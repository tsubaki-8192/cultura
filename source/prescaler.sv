==> flow/design.v <==
interface ctrl_bus_if();
    logic clk;
    logic n_reset;
    modport master (input clk, input n_reset);
endinterface  
interface io_bus_if #(parameter WIDTH) ();
    logic [WIDTH-1:0] switch;
    logic [WIDTH-1:0] led;
    logic [7:0] seg7_0;
    modport master (input switch, output led, output seg7_0);
endinterface  
interface mem_bus_if #(parameter ADDR_WIDTH, DATA_WIDTH) ();
    logic [ADDR_WIDTH-1:0] addr;
    logic [DATA_WIDTH-1:0] data;
    modport master(output addr, input data);
    modport slave(input addr, output data);
endinterface  
interface ram_bus_if(input logic clk);
    logic [31:0] addr;
    logic [7:0]  data;
    modport master(output addr, input  data, input clk);    
    modport slave (input  addr, output data, input clk);    
endinterface  
module prescaler #(parameter RATIO = 2) (
	input  logic quick_clock,
	output logic slow_clock
);
	logic [31:0] counter, next_counter;
	logic inv;
	assign inv = (counter == (RATIO/2 - 1));
	assign next_counter = inv ? 32'd0 : counter + 32'd1;
	always_ff @ (posedge quick_clock) counter <= next_counter;
	logic next_slow_clock;
	assign next_slow_clock = inv ? ~slow_clock : slow_clock;
	always_ff @ (posedge quick_clock) slow_clock <= next_slow_clock;
endmodule
**Tool chain data of prescaler**

The steps from the RTL of prescaler to its reports follow in flow order.
Lines are those of the file above, counted from 1.
Cell names lack the library's common part.
A cell with - has no value.

- Top: prescaler
- Clock input: quick_clock
- Standard-cell library: sky130hd
- Library corner: tt_025C_1v80

**Word level**

Yosys after proc, flatten, opt, wreduce and memory -nomap, before mapping. Enables and synchronous resets that opt folds into registers are not counted as muxes. Memory bits, and registers merged into a memory's read port (data or address), are not among the register bits. Print and check cells are not counted. Equal cells are merged and count once.

- $add $sub $neg: 1
- Bitwise gates (word level): 1
- Reduce/logical cells: 1

Operators by type and width:

| operator | count |
|---|---|
| 32-bit by 1-bit adder with 32-bit output (second input constant) | 1 |
| 32-bit logical NOT | 1 |
| 1-bit NOT | 1 |

- Flip-flop bits (word level): 33
- Bits of input ports: 1
- Output and inout bits: 1
- Cells after elaboration: 5

**Depth**

Longest topological path by Yosys (ltp), each cell counted once; first at word level (registers and memories cut), then after technology mapping (sequential cells cut; the memories' decode and read muxes count).

- Depth after elaboration: 1
- ABC_AREA: 0
- Gate-level depth with buffers: 6
- Mapped depth without buffers: 6

**Synthesis result**

Yosys stat after the flow's synthesis: flattened, memories mapped to cells. It holds for the ABC_AREA given above (unset counts as 0); a run with the other value may have another netlist.
Totals and module areas in this step are rounded.

- Standard cells after synthesis: 145
- Cell area after synthesis: 1400 um^2
- Sequential part of the area: 670 um^2
- Flip-flop cells: 33
- Buffers: 4

Cell types:

| cell | count | total area (um^2) |
|---|---|---|
| dfxtp_1 | 32 | 640.614 |
| xnor2_1 | 26 | 227.718 |
| nand4_1 | 17 | 106.352 |
| nand3_1 | 13 | 65.062 |
| nor4_1 | 9 | 56.304 |
| and3_1 | 6 | 37.536 |
| xor2_1 | 4 | 35.034 |
| edfxtp_1 | 1 | 30.029 |
| ha_1 | 2 | 25.024 |
| buf_6 | 2 | 22.522 |
| nand2_1 | 6 | 22.522 |
| nor2_1 | 6 | 22.522 |
| nand4_4 | 1 | 21.27 |
| nor4_4 | 1 | 21.27 |
| inv_1 | 5 | 18.768 |
| nor3_1 | 3 | 15.014 |
| and2_1 | 2 | 12.512 |
| and4_4 | 1 | 11.261 |

Other cell types: 8; their cells: 8.

**Worst setup path after synthesis**

Source: OpenSTA report_checks on the synthesized netlist (no wires, ideal clock, input and output delay 20% of the period each), path of least setup slack; recovery checks are left aside. Register names are those of the netlist, which keeps one name where synthesis merged equal registers.

- Kind: reg2reg
- Start point: register counter[0]
- End point: register counter[22]
- Clock period: 1440 ps
- Setup time: 134 ps
- Launch time at the first pin: 0 ps
- Arrival: 1301 ps
- Data required time: 1306 ps
- Slack: 5 ps
- Path delay: 1435 ps
- Driving pins on the path: 6
- Path buffers: 0
- Synthesis period reached: 1435 ps

"path delay" is the arrival time less input delay plus setup time.
"driving pins on the path": output pins that drive a net of the path, with the launching flip-flop's if there is one; two outputs of one cell count as two.
"synthesis period reached" is the clock period less the worst setup slack; recovery checks do not enter. This is arithmetic on one report: input and output delays are still those of the set period (20% each).
The rows between start and end are the longest chain of elaborated cells between them; the timing report does not say that the signal goes this way. Where chains are equally long, one stands for them.
A line is the first line of the expression or statement that the cell stems from. Yosys adds cells for indexed reads and writes and turns some case tables into memories.

- Cells stage by stage: dfxtp_1 ha_1 nand3_1 or2_1 nor4_1 xor2_1
- Cells in the longest elaborated chain: 1
- Elaborated cells on any way between the ends: 2
- RTL lines with such cells: 2
- Classes of those cells: 1 x add/sub; 1 x reduce/logical

RTL lines, path post-synthesis:

| element | line | RTL |
|---|---|---|
| start: declaration | 28 | `logic [31:0] counter, next_counter;` |
| start: assignment | 32 | `always_ff @ (posedge quick_clock) counter <= next_counter;` |
| 32-bit by 1-bit adder with 32-bit output | 31 | `assign next_counter = inv ? 32'd0 : counter + 32'd1;` |
| end: assignment | 32 |  |
| end: declaration | 28 |  |

**Path in the finished layout**

From the final timing report of run 1: the path of least setup slack in the routed layout; clock arrival at registers is part of the times.
The report prints the path's times to 10 ps; the period is as set.

- Kind: reg2reg
- Start point: register counter[0]
- End point: register slow_clock
- Clock period: 1930 ps
- Setup time: 320 ps
- Launch time at the first pin: 320 ps
- Arrival: 1770 ps
- Data required time: 1930 ps
- Slack: 160 ps
- Driving pins on the path: 6
- Path buffers: 0

The rows between start and end are the longest chain of elaborated cells between them; the timing report does not say that the signal goes this way. Where chains are equally long, one stands for them.

- Cells stage by stage: dfxtp_1 inv_1 ha_1 nor4b_1 nand4_1 nor2_1
- Cells in the longest elaborated chain: 1
- Elaborated cells on any way between the ends: 1
- RTL lines with such cells: 1
- Classes of those cells: 1 x reduce/logical

RTL lines, path post-layout:

| element | line | RTL |
|---|---|---|
| start: declaration | 28 | `logic [31:0] counter, next_counter;` |
| start: assignment | 32 | `always_ff @ (posedge quick_clock) counter <= next_counter;` |
| 32-bit logical NOT | 30 | `assign inv = (counter == (RATIO/2 - 1));` |
| end: assignment | 35 | `always_ff @ (posedge quick_clock) slow_clock <= next_slow_clock;` |
| end: declaration | 26 | `output logic slow_clock` |

Data sheet: physical implementation of prescaler

Measured data: module prescaler, platform sky130hd, 2 stored runs of the flow under differing settings, order arbitrary. Input and output delays are each 20% of the period that was set; the output load is 0.01 pF.
"period achieved": clock period set for the run, less the worst setup slack. It is reckoned from that one timing run; input and output delays stay at 20% of the period that was set.
"worst setup path time" is the time allowed to the run's worst setup path (the clock period less input and output delay, where it has them) less its slack. Clock arrival times count: a late capture clock shortens it, a late launch clock lengthens it.
By "total design power" is meant OpenSTA's value without simulated activity: inputs other than the clock are taken to toggle once in ten clock periods, and the tool carries that through the logic.
"worst setup path time" is given in steps of 10 ps.
Results are given in rounded form.

### Run 1

Settings: `period_ns=1.93`, `CAP_MARGIN=20`, `CORE_MARGIN=2`, `CORE_UTILIZATION=40`, `SLEW_MARGIN=20`

- Post-route utilization: 45 %
- Period achieved: 1768 ps
- Worst setup path time: 1770 ps
- Type of the worst setup path: reg2reg
- Post-synthesis cell area: 1400 um^2
- Die area: 4100 um^2
- Standard-cell area after routing: 1600 um^2
- Final setup TNS: 0 ps
- Worst hold slack after layout: 480 ps
- Total design power: 1.1 mW
- Worst setup slack after layout: 160 ps

### Run 2

Settings: `period_ns=2.63`, `CORE_UTILIZATION=64`, `PLACE_DENSITY=0.55`, `HOLD_SLACK_MARGIN=-0.02`, `CORE_ASPECT_RATIO=1.9`, `CELL_PAD_IN_SITES_GLOBAL_PLACEMENT=0`, `CELL_PAD_IN_SITES_DETAIL_PLACEMENT=1`, `ABC_AREA=1`, `GPL_TIMING_DRIVEN=0`, `CTS_CLUSTER_SIZE=23`, `CAP_MARGIN=20`, `CORE_MARGIN=2`, `SLEW_MARGIN=20`

No final report: clock tree synthesis broke off with DPL-0033.
